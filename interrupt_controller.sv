==> flow/design.v <==
module interrupt_controller(
pclk,preset,paddr,pwdata,prdata,penable,pready,pwrite,
interrupt_active,interrupt_to_be_service,interrupt_serviced,interrupt_valid
);
parameter NO_OF_PERIPHERALS = 8;
parameter WIDTH = $clog2(NO_OF_PERIPHERALS);
parameter S_NO_INTERRUPT = 3'b001;
parameter S_ACTIVE_INTERRUPT = 3'b010;
parameter S_SERVICE_DONE = 3'b100;
input pclk,preset,penable,pwrite;	
input [WIDTH-1:0] paddr;		 
input [WIDTH-1:0] pwdata;		 
output reg [WIDTH-1:0] prdata;	 
output reg pready;
input [NO_OF_PERIPHERALS-1:0] interrupt_active;
input interrupt_serviced;
output reg [WIDTH-1:0] interrupt_to_be_service;
output reg interrupt_valid;
reg [WIDTH-1:0] priority_reg [NO_OF_PERIPHERALS-1:0];
reg [2:0] state,next_state;
reg [WIDTH-1:0] highest_priority_value;
reg [WIDTH-1:0] highest_priority_peri;
reg flag;
always @(posedge pclk) begin
	if (preset) begin
		prdata <= 0;
		pready <= 0;
		state <= S_NO_INTERRUPT;
		next_state <= S_NO_INTERRUPT;
		interrupt_to_be_service <= 0;
		interrupt_valid <= 0;
		flag <= 0;
		highest_priority_peri <= 0;
		highest_priority_value <= 0;
		for (int i=0;i<NO_OF_PERIPHERALS;i++) priority_reg[i] <= 0;
	end
	else begin
		if (penable==1) begin
			pready <= 1;
			if (pwrite==1) begin
				priority_reg[paddr] <= pwdata;
			end
			else begin
				prdata <= priority_reg[paddr];
			end
		end
		else begin
			pready <= 0;
		end
	end
end
always @(posedge pclk) begin
	if (preset == 0) begin
		case (state)
			S_NO_INTERRUPT: begin
				if(interrupt_active != 0) begin
					next_state <= S_ACTIVE_INTERRUPT;
					flag <= 1;
				end
				else begin
					next_state <= S_NO_INTERRUPT;
				end
			end
			S_ACTIVE_INTERRUPT: begin
				for (int i=0;i<NO_OF_PERIPHERALS;i++) begin
					if (interrupt_active[i] == 1) begin
						if (flag) begin
							highest_priority_value <= priority_reg[i];
							highest_priority_peri <= i;
							flag <= 0;
						end
						else begin
							if (priority_reg[i] > highest_priority_value) begin
								highest_priority_value <= priority_reg[i];
								highest_priority_peri <= i;
							end
						end
					end
				end
				interrupt_valid <= 1;
				interrupt_to_be_service <= highest_priority_peri;
				next_state <= S_SERVICE_DONE;
			end
			S_SERVICE_DONE : begin
				if (interrupt_serviced) begin
					interrupt_valid <= 0;
					interrupt_to_be_service <= 0;
					highest_priority_peri <= 0;
					highest_priority_value <= 0;
					if (interrupt_active != 0) begin
						next_state <= S_ACTIVE_INTERRUPT;
						flag <= 1;
					end
					else begin
						next_state <= S_NO_INTERRUPT;
					end
				end
			end
		endcase
	end
end
always @(posedge pclk) begin
	state <= next_state;
end
endmodule
# From RTL to reports: interrupt_controller
# Tool output for the design above, in the order of the flow.
# Lines are those of the file above, counted from 1.
# The mark n/a stands for no value.
# inputs
top_module,interrupt_controller
clock_port,pclk
library,sky130hd
lib_corner,tt_025C_1v80

# Word level
# Source: Yosys, flattened and elaborated, memories not mapped. Widths are those after wreduce. Registers that Yosys merges into a memory's read port (data or address) are not register bits. Print and check cells do not count. Equal cells are merged and count once.
# Yosys's memory passes give these memory sizes; they may raise the number of words (mostly to a power of two), join words into wider ones and drop unused or constant bits.
# bits
ram_bits,24
mem_count,1
in_bits,19
regBits,1
# op_classes
mux,11
reduce_logical,1
bitwise,1
# memory_table
memory,size,word_bits,line_no,text
priority_reg,8,3,19,reg [WIDTH-1:0] priority_reg [NO_OF_PERIPHERALS-1:0];
# ops
cell,count
3-bit 2-to-1 mux,6
1-bit 2-to-1 mux,5
2-bit AND reduction,1
1-bit NOT,1

# Longest topological paths
# Yosys ltp: most cells in a row. Word level: on the elaborated netlist, between registers, memories and ports. Mapped: between sequential cells and ports; inverters and the memories' decode and read muxes count.
# logic_depth
word_depth,3
abc_area,0
depth_mapped,5
ltp_nobuf,3

# Synthesis result
# The flow's flattened synthesis, as Yosys stat reports it; memories are mapped. The netlist is that of the ABC_AREA named above (0 if unset); the other value can give another one.
# Totals and module areas in this step are rounded.
# by_type
cell,count,type_area_um2
sky130_fd_sc_hd__edfxtp_1,24,720.691
sky130_fd_sc_hd__and2_1,24,150.144
sky130_fd_sc_hd__dfxtp_1,4,80.077
sky130_fd_sc_hd__mux2_2,7,78.826
sky130_fd_sc_hd__or2_2,8,50.048
sky130_fd_sc_hd__mux2i_1,4,40.038
sky130_fd_sc_hd__buf_4,5,37.536
sky130_fd_sc_hd__nor2_1,8,30.029
sky130_fd_sc_hd__nand2b_1,4,25.024
sky130_fd_sc_hd__nor2b_1,4,25.024
sky130_fd_sc_hd__o22a_1,2,17.517
sky130_fd_sc_hd__mux2_4,1,15.014
sky130_fd_sc_hd__nand2_1,4,15.014
sky130_fd_sc_hd__o21bai_1,2,15.014
sky130_fd_sc_hd__a31oi_1,2,12.512
sky130_fd_sc_hd__buf_6,1,11.261
sky130_fd_sc_hd__nand4bb_1,1,11.261
sky130_fd_sc_hd__a21oi_1,2,10.01
# Not listed: further types 8, cells in them 9.
# mapped
seqArea_um2,800
mapped_area_um2,1400
flip_flops,28
stdcells,116

# Path before layout
# OpenSTA on the mapped netlist: ideal clock, no wires. The path of least setup slack (recovery checks aside). Input and output delay are each 20% of the period. Register names are those of the netlist, which keeps one name where synthesis merged equal registers.
# synth_timing
path_kind,in2reg
startpoint,in paddr[0]
endpoint,mem priority_reg[6][0]
setup_slack_ps,559
t_arrival_ps,1117
driving_pins,5
clock_period_ps,1970
path_delay_ps,1017
t_required_ps,1676
t_first_pin_ps,394
setup_time_ps,294
period_less_setup_slack_ps,1411
# "path_delay_ps" is the arrival time less input delay plus setup time.
# "driving_pins": output pins that drive a net of the path, with the launching flip-flop's if there is one; two outputs of one cell count as two.
# "period_less_setup_slack_ps" is the clock period less the worst setup slack; recovery checks do not enter. This is arithmetic on one report: input and output delays are still those of the set period (20% each).
# Between the ends stands the longest chain of elaborated cells between them, by number of cells; it is not shown to be the way that was timed. Of several equally long chains one is given.
# Each line given opens the expression or statement behind the cell; cells for indexed reads and writes are added by Yosys, which also makes memories of some case tables.
# synth_between
cell_sequence,sky130_fd_sc_hd__buf_6 > sky130_fd_sc_hd__buf_4 > sky130_fd_sc_hd__nand2b_1 > sky130_fd_sc_hd__nor2_1 > sky130_fd_sc_hd__or2_2
elab_chain_len,3
# synth_rtl
item,line_no,text
from (decl),11,input [WIDTH-1:0] paddr;
3-bit 2-to-1 mux,40,if (pwrite==1) begin
3-bit 2-to-1 mux,38,if (penable==1) begin
3-bit 2-to-1 mux,25,if (preset) begin
to (decl),19,reg [WIDTH-1:0] priority_reg [NO_OF_PERIPHERALS-1:0];

# Timing after layout
# From the final timing report of run A: the path of least setup slack in the routed layout; clock arrival at registers is part of the times.
# The path's times are printed in steps of 10 ps; the period is the one set.
# layout_timing
path_kind,reg2reg
startpoint,mem priority_reg[1][0]
endpoint,reg prdata[0]
clock_period_ps,1490
t_required_ps,1630
driving_pins,4
t_arrival_ps,1530
setup_slack_ps,110
setup_time_ps,120
t_first_pin_ps,270
# layout_between
cell_sequence,sky130_fd_sc_hd__edfxtp_1 > sky130_fd_sc_hd__mux2_4 > sky130_fd_sc_hd__a222oi_1 > sky130_fd_sc_hd__a311oi_1
# layout_rtl
item,line_no,text
from (decl),19,reg [WIDTH-1:0] priority_reg [NO_OF_PERIPHERALS-1:0];
to (decl),13,output reg [WIDTH-1:0] prdata;
# No chain of elaborated cells between the ends is given.

# Record of 2 stored runs of the RTL-to-layout flow on interrupt_controller, platform sky130hd. The runs are unordered. Constraints: input delay and output delay 20% of the set period each, output load 0.01 pF.
# "timing.achieved_period_ps" is the run's clock period less its worst setup slack. It is reckoned from that one timing run; input and output delays stay at 20% of the period that was set.
# Results are given in rounded form.
# Among the settings, - means not set for that run.
run name,period_ns,CORE_UTILIZATION,SETUP_SLACK_MARGIN,PLACE_DENSITY_LB_ADDON,CORE_ASPECT_RATIO,CELL_PAD_IN_SITES_GLOBAL_PLACEMENT,GPL_TIMING_DRIVEN,CTS_CLUSTER_SIZE,CAP_MARGIN,SLEW_MARGIN,CORE_MARGIN,CTS_CLUSTER_DIAMETER,MAX_ROUTING_LAYER,design_die_area_um2,ws_setup_ps,post_synth_area_um2,setup_tns_ps,final_cell_area_um2,timing.achieved_period_ps
run A,1.49,46,0.11,0.03,0.65,2,0,11,15,30,2,-,-,3500,110,1400,0,1700,1384
run B,2.23,42,-,-,-,-,1,-,20,20,7,35,met4,5100,490,1400,0,1600,1743
